==> flow/design.v <==
module I2C_READ(
	clk,
	rst_n,
	scl,sda,data
);
input clk; 
input rst_n; 
output scl; 
inout  sda; 
output [15:0] data; 
reg [15:0]data_r; 
reg scl; 
reg sda_r; 
reg sda_link; 
reg [7:0]scl_cnt; 
reg [2:0]cnt;
reg [25:0]timer_cnt;
reg [3:0]data_cnt;
reg [7:0]address_reg;
reg [8:0]state; 
always@(posedge clk or negedge rst_n)  
    begin  
        if(!rst_n)  
            scl_cnt <= 8'd0;  
        else if(scl_cnt == 8'd199)  
            scl_cnt <= 8'd0;  
        else  
            scl_cnt <= scl_cnt + 1'b1;  
    end  
always@(posedge clk or negedge rst_n)  
    begin  
        if(!rst_n)  
            cnt <= 3'd5;  
        else   
            case(scl_cnt)  
                8'd49: cnt <= 3'd1;
                8'd99: cnt <= 3'd2; 
                8'd149:cnt <= 3'd3; 
                8'd199:cnt <= 3'd0; 
               default: cnt <= 3'd5;  
            endcase  
    end  
always@(posedge clk or negedge rst_n)  
    begin  
        if(!rst_n)  
            scl <= 1'b0;  
        else if((cnt == 3'd0))  
            scl <= 1'b1;  
        else if((cnt == 3'd2))  
            scl <= 1'b0;  
    end  
always@(posedge clk or negedge rst_n)  
    begin  
        if(!rst_n)  
            timer_cnt <= 26'd0;  
        else if(timer_cnt == 26'd49999999)  
            timer_cnt <= 26'd0;  
        else   
            timer_cnt <= timer_cnt + 1'b1;  
    end  
parameter IDLE  = 9'b0_0000_0000,  
             START  = 9'b0_0000_0010,  
             ADDRESS    = 9'b0_0000_0100,  
             ACK1       = 9'b0_0000_1000,  
             READ1  = 9'b0_0001_0000,  
             ACK2       = 9'b0_0010_0000,  
             READ2  = 9'b0_0100_0000,  
             NACK       = 9'b0_1000_0000,  
             STOP       = 9'b1_0000_0000;  
always@(posedge clk or negedge rst_n)  
    begin  
        if(!rst_n)  
            begin  
                data_r  <= 16'd0;  
                sda_r       <= 1'b1;  
                sda_link    <= 1'b1;  
                state       <= IDLE;  
                address_reg <= 8'd0;  
                data_cnt    <= 4'd0;  
            end  
        else   
            case(state)  
                IDLE:  
                    begin  
                        sda_r   <= 1'b1;  
                        sda_link <= 1'b1;  
                        if(timer_cnt == 26'd49999999)  
                            state <= START;  
                        else  
                            state <= IDLE;  
                    end  
                START: 
                    begin  
                        if((cnt == 3'd1))  
                            begin  
                                sda_r       <= 1'b0;  
                                sda_link    <= 1'b1;  
                                address_reg <= 8'b1001_0001;  
                                state           <= ADDRESS;  
                                data_cnt        <= 4'd0;  
                            end  
                        else  
                            state <= START;  
                    end  
                ADDRESS:  
                    begin  
                        if((cnt == 3'd3))  
                            begin  
                                if(data_cnt == 4'd8)  
                                    begin  
                                        state   <= ACK1;  
                                        data_cnt <=  4'd0;  
                                        sda_r       <= 1'b1;  
                                        sda_link    <= 1'b0;  
                                    end  
                                else
                                    begin  
                                        state   <= ADDRESS;  
                                        data_cnt <= data_cnt + 1'b1;  
                                        case(data_cnt)  
                                            4'd0: sda_r <= address_reg[7];
                                            4'd1: sda_r <= address_reg[6];
                                            4'd2: sda_r <= address_reg[5];
                                            4'd3: sda_r <= address_reg[4];
                                            4'd4: sda_r <= address_reg[3];
                                            4'd5: sda_r <= address_reg[2];
                                            4'd6: sda_r <= address_reg[1];
                                            4'd7: sda_r <= address_reg[0];
                                            default: ;  
                                        endcase  
                                    end  
                            end  
                        else  
                            state <= ADDRESS;  
                    end  
                ACK1:
                    begin  
                        if(!sda && ((cnt == 3'd1)))  
                            state <= READ1;  
                        else if((cnt == 3'd2))  
                            state <= READ1;  
                        else  
                            state <= ACK1;  
                    end  
                READ1:  
                    begin  
                        if(((cnt == 3'd3)) && (data_cnt == 4'd8))
                            begin  
                                state   <= ACK2;  
                                data_cnt <= 4'd0;  
                                sda_r       <= 1'b1;  
                                sda_link    <= 1'b1;  
                            end  
                        else if((cnt == 3'd1))
                            begin  
                                data_cnt <= data_cnt + 1'b1;  
                                case(data_cnt)  
                                    4'd0: data_r[15] <= sda;  
                                    4'd1: data_r[14] <= sda;  
                                    4'd2: data_r[13] <= sda;  
                                    4'd3: data_r[12] <= sda;  
                                    4'd4: data_r[11] <= sda;  
                                    4'd5: data_r[10] <= sda;  
                                    4'd6: data_r[9]  <= sda;  
                                    4'd7: data_r[8]  <= sda;  
                                    default: ;  
                                endcase  
                            end  
                        else  
                            state <= READ1;  
                    end  
                ACK2:
                    begin     
                        if((cnt == 3'd3))  
                            sda_r <= 1'b0;  
                        else if((cnt == 3'd2))  
                            begin  
                                sda_r   <= 1'b1;  
                                sda_link    <= 1'b0;  
                                state       <= READ2;  
                            end  
                        else  
                            state <= ACK2;  
                    end  
                READ2:
                    begin  
                        if(((cnt == 3'd3)) && (data_cnt == 4'd8))  
                            begin  
                                state   <= NACK;  
                                data_cnt <= 4'd0;  
                                sda_r       <= 1'b1;  
                                sda_link    <= 1'b1;  
                            end  
                        else if((cnt == 3'd1))  
                            begin  
                                data_cnt <= data_cnt + 1'b1;  
                                case(data_cnt)  
                                    4'd0: data_r[7] <= sda;  
                                    4'd1: data_r[6] <= sda;  
                                    4'd2: data_r[5] <= sda;  
                                    4'd3: data_r[4] <= sda;  
                                    4'd4: data_r[3] <= sda;  
                                    4'd5: data_r[2] <= sda;  
                                    4'd6: data_r[1]  <= sda;  
                                    4'd7: data_r[0]  <= sda;  
                                    default: ;  
                                endcase  
                            end  
                        else  
                            state <= READ2;  
                    end  
                NACK: 
                    begin  
                        if((cnt == 3'd3))  
                            begin  
                                state <= STOP;  
                                sda_r   <= 1'b0;  
                            end  
                        else  
                            state <= NACK;  
                    end  
                STOP:  
                    begin  
                        if((cnt == 3'd1))  
                            begin  
                                state <= IDLE;  
                                sda_r <= 1'b1;  
                            end  
                        else  
                            state <= STOP;  
                    end  
                default: state <= IDLE;  
            endcase  
    end  
assign sda   = sda_link ? sda_r: 1'bz;  
assign data  = data_r;  
endmodule
### From RTL to reports: I2C_READ

Tool output for the design above, in the order of the flow.
Lines are those of the file above, counted from 1.
Operators: Yosys type, input widths -> output width; for muxes data width and select width s.
Library cell names are shortened.
Not given: n/a

| set-up | value |
|---|---|
| top module | I2C_READ |
| clock input | clk |
| library | sky130hd |
| library corner | tt_025C_1v80 |

### Word-level counts

Yosys after proc, flatten, opt, wreduce and memory -nomap, before mapping. Memory bits, and registers merged into a memory's read port (data or address), are not among the register bits. Print and check cells are not counted. Equal cells are merged and count once.

| word-level totals | value |
|---|---|
| output and inout bits | 18 |
| elaborated cells | 140 |
| bits in registers | 70 |
| bits of input ports | 2 |

| operators by class | value |
|---|---|
| $add $sub $neg | 3 |
| equal/unequal tests | 37 |
| bitwise gates (word level) | 1 |
| reductions and logical operators | 33 |
| muxes and demuxes | 41 |

Operator list:

| operator | count |
|---|---|
| $pmux 9 s9 | 1 |
| $reduce_and 4->1 | 17 |
| $mux 9 | 7 |
| $mux 4 | 7 |
| $add 26x1->26 const B | 1 |
| $eq 26x26->1 const B | 1 |
| $mux 26 | 1 |
| $eq 4x3->1 const B | 4 |
| $eq 8x8->1 const B | 2 |
| $ne 2x2->1 const B | 7 |
| $mux 1 | 14 |
| $pmux 4 s3 | 1 |
| $pmux 3 s4 | 1 |
| $ne 10x10->1 const B | 1 |
| $mux 5 | 2 |
| $ne 3x3->1 const B | 3 |
| $eq 9x2->1 const B | 1 |
| $eq 9x3->1 const B | 1 |
| $eq 9x4->1 const B | 1 |
| $eq 9x5->1 const B | 1 |
| $eq 9x6->1 const B | 1 |
| $eq 9x7->1 const B | 1 |
| $eq 9x8->1 const B | 1 |
| $eq 9x9->1 const B | 1 |
| $logic_not 9->1 | 1 |
| $eq 4x2->1 const B | 2 |
| $add 8x1->8 const B | 1 |
| $eq 8x6->1 const B | 1 |

Other operator kinds: 30; their cells: 32.

### Longest topological paths

Depth = most cells in a row (Yosys ltp): at word level without a register or memory, in the mapped netlist without a sequential cell, where the memories' decode and read muxes count.

| logic depth | value |
|---|---|
| word-level depth | 6 |
| ABC_AREA | 1 |
| gate-level depth with buffers | 10 |
| depth with buffers taken out | 10 |

### Synthesis result

Yosys stat after the flow's synthesis: flattened, memories mapped to cells. It holds for the ABC_AREA given above (unset counts as 0); a run with the other value may have another netlist.

Cells by type:

| type | count | total area (um^2) |
|---|---|---|
| dfrtp_1 | 68 | 1.7E+03 |
| nand2_1 | 121 | 454.186 |
| nor2_1 | 77 | 289.027 |
| inv_1 | 56 | 210.202 |
| nand3_1 | 32 | 160.154 |
| xor2_1 | 15 | 131.376 |
| o21ai_0 | 20 | 100.096 |
| ha_1 | 7 | 87.584 |
| a31oi_1 | 9 | 56.304 |
| a21oi_1 | 11 | 55.053 |
| dfstp_2 | 2 | 52.55 |
| xnor2_1 | 4 | 35.034 |
| nor2_4 | 3 | 33.782 |
| nor3_1 | 5 | 25.024 |
| buf_6 | 2 | 22.522 |
| nor3b_1 | 3 | 22.522 |
| nor3_2 | 2 | 20.019 |
| nand2_2 | 3 | 18.768 |

Other cell types: 16; their cells: 27.

| synthesis totals | value |
|---|---|
| mapped area | 3656.0 um^2 |
| buffers | 7 |
| cell count | 467 |
| flip-flop cells | 70 |
| area of sequential cells | 1754.2 um^2 |

### Path before layout

Path of least setup slack by OpenSTA after synthesis, without wires, with an ideal clock, recovery checks aside; 20% of the period is set as input and as output delay. Where synthesis merged equal registers, the netlist keeps one of their names.

| timing path post-synthesis | value |
|---|---|
| path type | register to register |
| from | reg data_cnt[0] |
| to | reg data_r[0] |
| buffers on the path | 1 |
| driving pins on the path | 9 |
| clock period | 2.47 ns |
| data arrival time | 1.341 ns |
| path delay | 1.482 ns |
| slack | 0.988 ns |
| time at the first pin | 0.000 ns |
| library setup time | 0.141 ns |
| data required time | 2.329 ns |
| period reached after synthesis | 1.482 ns |

"path delay" = arrival - input delay + setup time.
"driving pins on the path": output pins that drive a net of the path, with the launching flip-flop's if there is one; two outputs of one cell count as two.
"period reached after synthesis" is the clock period less the worst setup slack; recovery checks do not enter. This is arithmetic on one report: input and output delays are still those of the set period (20% each).
Between the ends stands the longest chain of elaborated cells between them, by number of cells; it is not shown to be the way that was timed. Of several equally long chains one is given.
A line is the first line of the expression or statement that the cell stems from. Yosys adds cells for indexed reads and writes and turns some case tables into memories.
At most two assigning lines are given for a register; there are more.

| between the ends, post-synthesis | value |
|---|---|
| cell sequence | dfrtp_1 > inv_1 > ha_1 > nand4_2 > nand2_1 > inv_1 > buf_4 > a21oi_1 > a31oi_1 |
| length of the longest elaborated chain | 4 |
| elaborated cells between the ends (all ways) | 5 |
| those cells by class | 2 x eq/ne; 1 x logic; 2 x reduce/logical |

RTL lines, path post-synthesis:

| item | RTL line | RTL |
|---|---|---|
| start: declaration | 18 | `reg [3:0]data_cnt;` |
| start: assignment | 119 | `data_cnt <= data_cnt + 1'b1;` |
| start: assignment | 156 | `data_cnt <= data_cnt + 1'b1;` |
| $eq 4x4->1 | 187 | `if(((cnt == 3'd3)) && (data_cnt == 4'd8))` |
| $logic_and 1x1->1 | 187 |  |
| $not 1->1 | n/a |  |
| $reduce_and 4->1 | n/a |  |
| end: assignment | 74 | `data_r  <= 16'd0;` |
| end: assignment | 205 | `4'd7: data_r[0]  <= sda;` |
| end: declaration | 11 | `reg [15:0]data_r;` |

### Worst path after layout

Path of least setup slack in the final report of flow run 2 (OpenROAD, finished layout, wires in). Where an end is a register, its clock arrival counts in the times.

| timing path post-layout | value |
|---|---|
| path type | register to output |
| from | reg data_r[6] |
| to | out data[6] |
| buffers on the path | 1 |
| driving pins on the path | 2 |
| clock period | 3.8 ns |
| external output delay | 0.76 ns |
| time at the first pin | 0.34 ns |
| slack | 1.78 ns |
| data required time | 3.04 ns |
| data arrival time | 1.26 ns |

| between the ends, post-layout | value |
|---|---|
| cell sequence | dfrtp_1 > clkdlybuf4s50_1 |
| length of the longest elaborated chain | 0 |
| elaborated cells between the ends (all ways) | 0 |
| RTL lines with such cells | 0 |

RTL lines, path post-layout:

| item | RTL line | RTL |
|---|---|---|
| start: declaration | 11 | `reg [15:0]data_r;` |
| start: assignment | 74 | `data_r  <= 16'd0;` |
| start: assignment | 199 | `4'd1: data_r[6] <= sda;` |
| end: declaration | 10 | `output [15:0] data;` |

Wiki page: I2C_READ / flow data

Top module I2C_READ; platform sky130hd; tools Yosys and OpenROAD; 2 stored runs in no particular order. Input and output delays are each 20% of the period that was set; the output load is 0.01 pF.
"period reached": clock period set for the run, less the worst setup slack. It is reckoned from that one timing run; input and output delays stay at 20% of the period that was set.
"allowed time less slack (worst setup path)" is the time allowed to the run's worst setup path (the clock period less input and output delay, where it has them) less its slack. Clock arrival times count: a late capture clock shortens it, a late launch clock lengthens it.

#### Flow run 1

| setting | value |
|---|---|
| period_ns | `3.93` |
| CORE_UTILIZATION | `70` |
| SETUP_SLACK_MARGIN | `-0.06` |
| PLACE_DENSITY_LB_ADDON | `0.12` |
| CORE_ASPECT_RATIO | `0.91` |
| CORE_MARGIN | `3` |
| CELL_PAD_IN_SITES_GLOBAL_PLACEMENT | `3` |
| CTS_CLUSTER_DIAMETER | `54` |
| CAP_MARGIN | `5` |
| MAX_ROUTING_LAYER | `met5` |
| SLEW_MARGIN | `20` |

Incomplete, placement halted on FLW-0024.

#### Flow run 2

| setting | value |
|---|---|
| period_ns | `3.8` |
| CORE_UTILIZATION | `29` |
| SETUP_SLACK_MARGIN | `-0.29` |
| PLACE_DENSITY_LB_ADDON | `0.02` |
| HOLD_SLACK_MARGIN | `0.23` |
| CORE_MARGIN | `2` |
| CELL_PAD_IN_SITES_DETAIL_PLACEMENT | `1` |
| TNS_END_PERCENT | `75` |
| ABC_AREA | `1` |
| MIN_ROUTING_LAYER | `met2` |
| MAX_ROUTING_LAYER | `met5` |
| CAP_MARGIN | `20` |
| SLEW_MARGIN | `20` |

| result | value |
|---|---|
| period reached | 2.016 ns |
| Yosys chip area after synthesis | 3656.0 um^2 |
| final utilization | 34.7% |
| die footprint | 13521.0 um^2 |
| smallest hold slack | 0.425 ns |
| smallest setup slack | 1.784 ns |
| allowed time less slack (worst setup path) | 1.26 ns |
| class of the worst setup path | register to output |
